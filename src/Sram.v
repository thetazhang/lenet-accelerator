==> flow/design.v <==
module Sram#(
    parameter DATA_WIDTH = 8,
    parameter ADDR_WIDTH = 8
)(
    input clk,
    input rst_n, 
    input csen,  
    input wr_en,
    input [ADDR_WIDTH - 1 : 0] wr_addr,
    input [DATA_WIDTH - 1 : 0] wr_data,
    input rd_en,
    input [ADDR_WIDTH - 1 : 0] rd_addr,
    output [DATA_WIDTH - 1 : 0] rd_data 
);
localparam DATA_DEPTH = 2 ** ADDR_WIDTH;
reg [DATA_WIDTH - 1 : 0] mem [0 : DATA_DEPTH - 1];
reg [DATA_WIDTH - 1 : 0] rd_data_reg;
assign rd_data = rd_data_reg;
integer i;
always @(posedge clk or negedge rst_n) begin
    if (~rst_n) begin
        for (i = 0; i < DATA_DEPTH; i = i + 1) begin
            mem[i] <= {DATA_WIDTH{1'b0}};
        end
    end 
    else if (csen && wr_en) begin
        mem[wr_addr] <= wr_data;
    end
end
always @(posedge clk or negedge rst_n) begin
    if (~rst_n) begin
        rd_data_reg <= {DATA_WIDTH{1'bz}};
    end 
    else if (rd_en && csen) begin
        rd_data_reg <= mem[rd_addr];
    end
end
endmodule
Step by step through the tools: Sram
Tool output for the design above, in the order of the flow.
Lines are those of the file above, counted from 1.
Cell names lack the library's common part.
The mark - stands for no value.
- top: Sram
- clock: clk
- standard-cell library: sky130hd
- timing corner: tt_025C_1v80

Word level
Source: Yosys, flattened and elaborated. Widths are those after wreduce. Registers that Yosys merges into a memory's read port (data or address) are not register bits. Print and check cells do not count. Equal cells are merged and count once.
- noted register bits after elaboration: 2056
- bits of input ports at 29
- noted output and inout bits: 8
- word-level cells: 1028
- noted equal/unequal tests: 510
- muxes and demuxes at 1
- reductions and logical operators at 260
- operators by type and width (operator ; number):
    8-bit == test (second input constant) ; 256
    8-bit parallel mux with 256-bit select ; 1
    8-bit by 7-bit == test with 1-bit output (second input constant) ; 128
    2-bit AND reduction ; 256
    8-bit by 6-bit == test with 1-bit output (second input constant) ; 64
    8-bit by 5-bit == test with 1-bit output (second input constant) ; 32
    8-bit by 4-bit == test with 1-bit output (second input constant) ; 16
    8-bit by 3-bit == test with 1-bit output (second input constant) ; 8
    8-bit by 2-bit == test with 1-bit output (second input constant) ; 4
    8-bit by 1-bit == test with 1-bit output (second input constant) ; 2
    8-bit logical NOT ; 2
    1-bit logical AND ; 2

Depth
Depth = most cells in a row (Yosys ltp): at word level without a register or memory, in the mapped netlist without a sequential cell, where the memories' decode and read muxes count.
- noted depth after elaboration: 2
- ABC_AREA: 0
- mapped depth: 13
- mapped depth without buffers at 8

After synthesis
Source: synth_stat.txt of the flow (Yosys; design flattened, memories mapped). It holds for the ABC_AREA given above (unset counts as 0); a run with the other value may have another netlist.
The area totals of this step are shown rounded.
- mapped cells: 7095
- mapped area at 92800 um2
- sequential part of the area: 51400 um2
- mapped flip-flops: 2056
- buffer cells: 585
- cells by type (cell type ; number ; total area (um2)):
    dfrtp_1 ; 2056 ; 5.14E+04
    mux2_2 ; 2053 ; 2.31E+04
    a22oi_1 ; 514 ; 3.86E+03
    clkbuf_1 ; 370 ; 1.39E+03
    a32oi_1 ; 156 ; 1366.31
    o22ai_1 ; 188 ; 1.18E+03
    nor2_1 ; 279 ; 1.05E+03
    nand2_1 ; 223 ; 837.053
    a222oi_1 ; 81 ; 810.778
    buf_2 ; 141 ; 705.677
    a22o_1 ; 79 ; 691.914
    nand3_1 ; 125 ; 625.6
    nor4_1 ; 79 ; 494.224
    nand4_1 ; 77 ; 481.712
    and3_1 ; 67 ; 419.152
    a221oi_1 ; 47 ; 411.645
    a21oi_1 ; 81 ; 405.389
    nor3_1 ; 54 ; 270.259
Other cell types: 57; their cells: 425.

Worst setup path after synthesis
Source: OpenSTA report_checks on the synthesized netlist (no wires, ideal clock, input and output delay 20% of the period each), path of least setup slack; recovery checks are left aside. Register names are those of the netlist, which keeps one name where synthesis merged equal registers.
- kind: input -> register
- start: input rd_addr[6]
- end: register rd_data_reg[2]
- noted period: 3270 ps
- input delay: 654 ps
- library setup time at 126 ps
- launch time at the first pin at 654 ps
- arrival at 2829 ps
- noted data required time: 3144 ps
- noted path slack: 315 ps
- path delay: 2301 ps
- noted stages: 12
- buffers on the path: 5
- noted synthesis period reached: 2955 ps
"path delay" is the arrival time less input delay plus setup time.
"stages" counts driving pins, that of a launching flip-flop among them; a cell with two outputs on the path counts twice.
"synthesis period reached" is the clock period less the worst setup slack; recovery checks do not enter. This is arithmetic on one report: input and output delays are still those of the set period (20% each).
The rows between start and end are the longest chain of elaborated cells between them; the timing report does not say that the signal goes this way. Where chains are equally long, one stands for them.
A line is the first line of the expression or statement that the cell stems from. Yosys adds cells for indexed reads and writes and turns some case tables into memories.
- path through: buf_4 -> buf_6 -> buf_6 -> buf_2 -> buf_1 -> mux2i_1 -> nor3_1 -> a221oi_1 -> o22ai_1 -> or4_1 -> nor4_1 -> o21ai_1
- noted length of the longest elaborated chain: 2
- noted elaborated cells between the ends (all ways): 257
- noted source lines of those cells: 1
- classes of those cells: eq/ne: 255; mux: 1; reduce/logical: 1
- RTL lines, path post-synthesis (what ; RTL line ; text):
    start, declared ; 12 ; input [ADDR_WIDTH - 1 : 0] rd_addr,
    8-bit == test ; 35 ; rd_data_reg <= mem[rd_addr];
    8-bit parallel mux with 256-bit select ; 35 ;
    end, assigned ; 32 ; rd_data_reg <= {DATA_WIDTH{1'bz}};
    end, assigned ; 35 ;
    end, declared ; 17 ; reg [DATA_WIDTH - 1 : 0] rd_data_reg;

Timing after layout
Path of least setup slack in the final report of record 1 (OpenROAD, finished layout, wires in). Where an end is a register, its clock arrival counts in the times.
The report prints the path's times to 10 ps; the period is as set.
- kind: input -> register
- start: input rd_addr[1]
- end: register rd_data_reg[3]
- noted period: 4430 ps
- input delay: 890 ps
- library setup time at 140 ps
- launch time at the first pin at 890 ps
- arrival at 5460 ps
- noted data required time: 5150 ps
- noted path slack: -300 ps
- noted stages: 14
- buffers on the path: 6
The rows between start and end are the longest chain of elaborated cells between them; the timing report does not say that the signal goes this way. Where chains are equally long, one stands for them.
- path through: buf_2 -> buf_4 -> buf_4 -> nand4bb_4 -> nor2_1 -> buf_4 -> a222oi_1 -> o21ai_0 -> nor4_2 -> buf_4 -> nand4_1 -> nor4_4 -> buf_4 -> o21ai_1
- noted length of the longest elaborated chain: 2
- noted elaborated cells between the ends (all ways): 257
- noted source lines of those cells: 1
- classes of those cells: eq/ne: 255; mux: 1; reduce/logical: 1
- RTL lines, path after layout (what ; RTL line ; text):
    start, declared ; 12 ; input [ADDR_WIDTH - 1 : 0] rd_addr,
    8-bit == test ; 35 ; rd_data_reg <= mem[rd_addr];
    8-bit parallel mux with 256-bit select ; 35 ;
    end, assigned ; 32 ; rd_data_reg <= {DATA_WIDTH{1'bz}};
    end, assigned ; 35 ;
    end, declared ; 17 ; reg [DATA_WIDTH - 1 : 0] rd_data_reg;

Record of 2 stored runs of the RTL-to-layout flow on Sram, platform sky130hd. The runs are unordered. Constraints: input delay and output delay 20% of the set period each, output load 0.01 pF.
By "achieved clock period" is meant the clock period of the run minus its worst setup slack. This is arithmetic on one report: input and output delays are still those of the set period (20% each).
"time on the worst setup path" is the time allowed to the run's worst setup path (the clock period less input and output delay, where it has them) less its slack. Clock arrival times count: a late capture clock shortens it, a late launch clock lengthens it.
"total power of the final layout": no workload was simulated; the value follows from the tool's default switching activity.
"time on the worst setup path" is given in steps of 10 ps.
Results are given in rounded form.

Record 1
Settings were period_ns = 4.43; CAP_MARGIN = 20; CORE_MARGIN = 2; CORE_UTILIZATION = 40; SLEW_MARGIN = 20
- noted the synthesized cell area: 92,800 um2
- noted the die outline area: 236,000 um2
- noted the standard-cell area after layout: 116,000 um2
- noted the utilization in the final report: 50.1%
- worst slack on setup checks: -302 ps
- setup total negative slack: -434 ps
- noted the total power of the final layout: 42,900 uW
- achieved clock period at 4,732 ps
- noted the time on the worst setup path: 3,850 ps
- worst setup path type: input -> register

Record 2
Settings were period_ns = 2.36; CORE_UTILIZATION = 70; SETUP_SLACK_MARGIN = -0.03; PLACE_DENSITY_LB_ADDON = 0.06; CORE_ASPECT_RATIO = 1.57; CELL_PAD_IN_SITES_GLOBAL_PLACEMENT = 3; CELL_PAD_IN_SITES_DETAIL_PLACEMENT = 2; TNS_END_PERCENT = 40; ABC_AREA = 1; GPL_ROUTABILITY_DRIVEN = 0; SLEW_MARGIN = 20; CAP_MARGIN = 20; CORE_MARGIN = 2
- unfinished; error FLW-0024 in placement
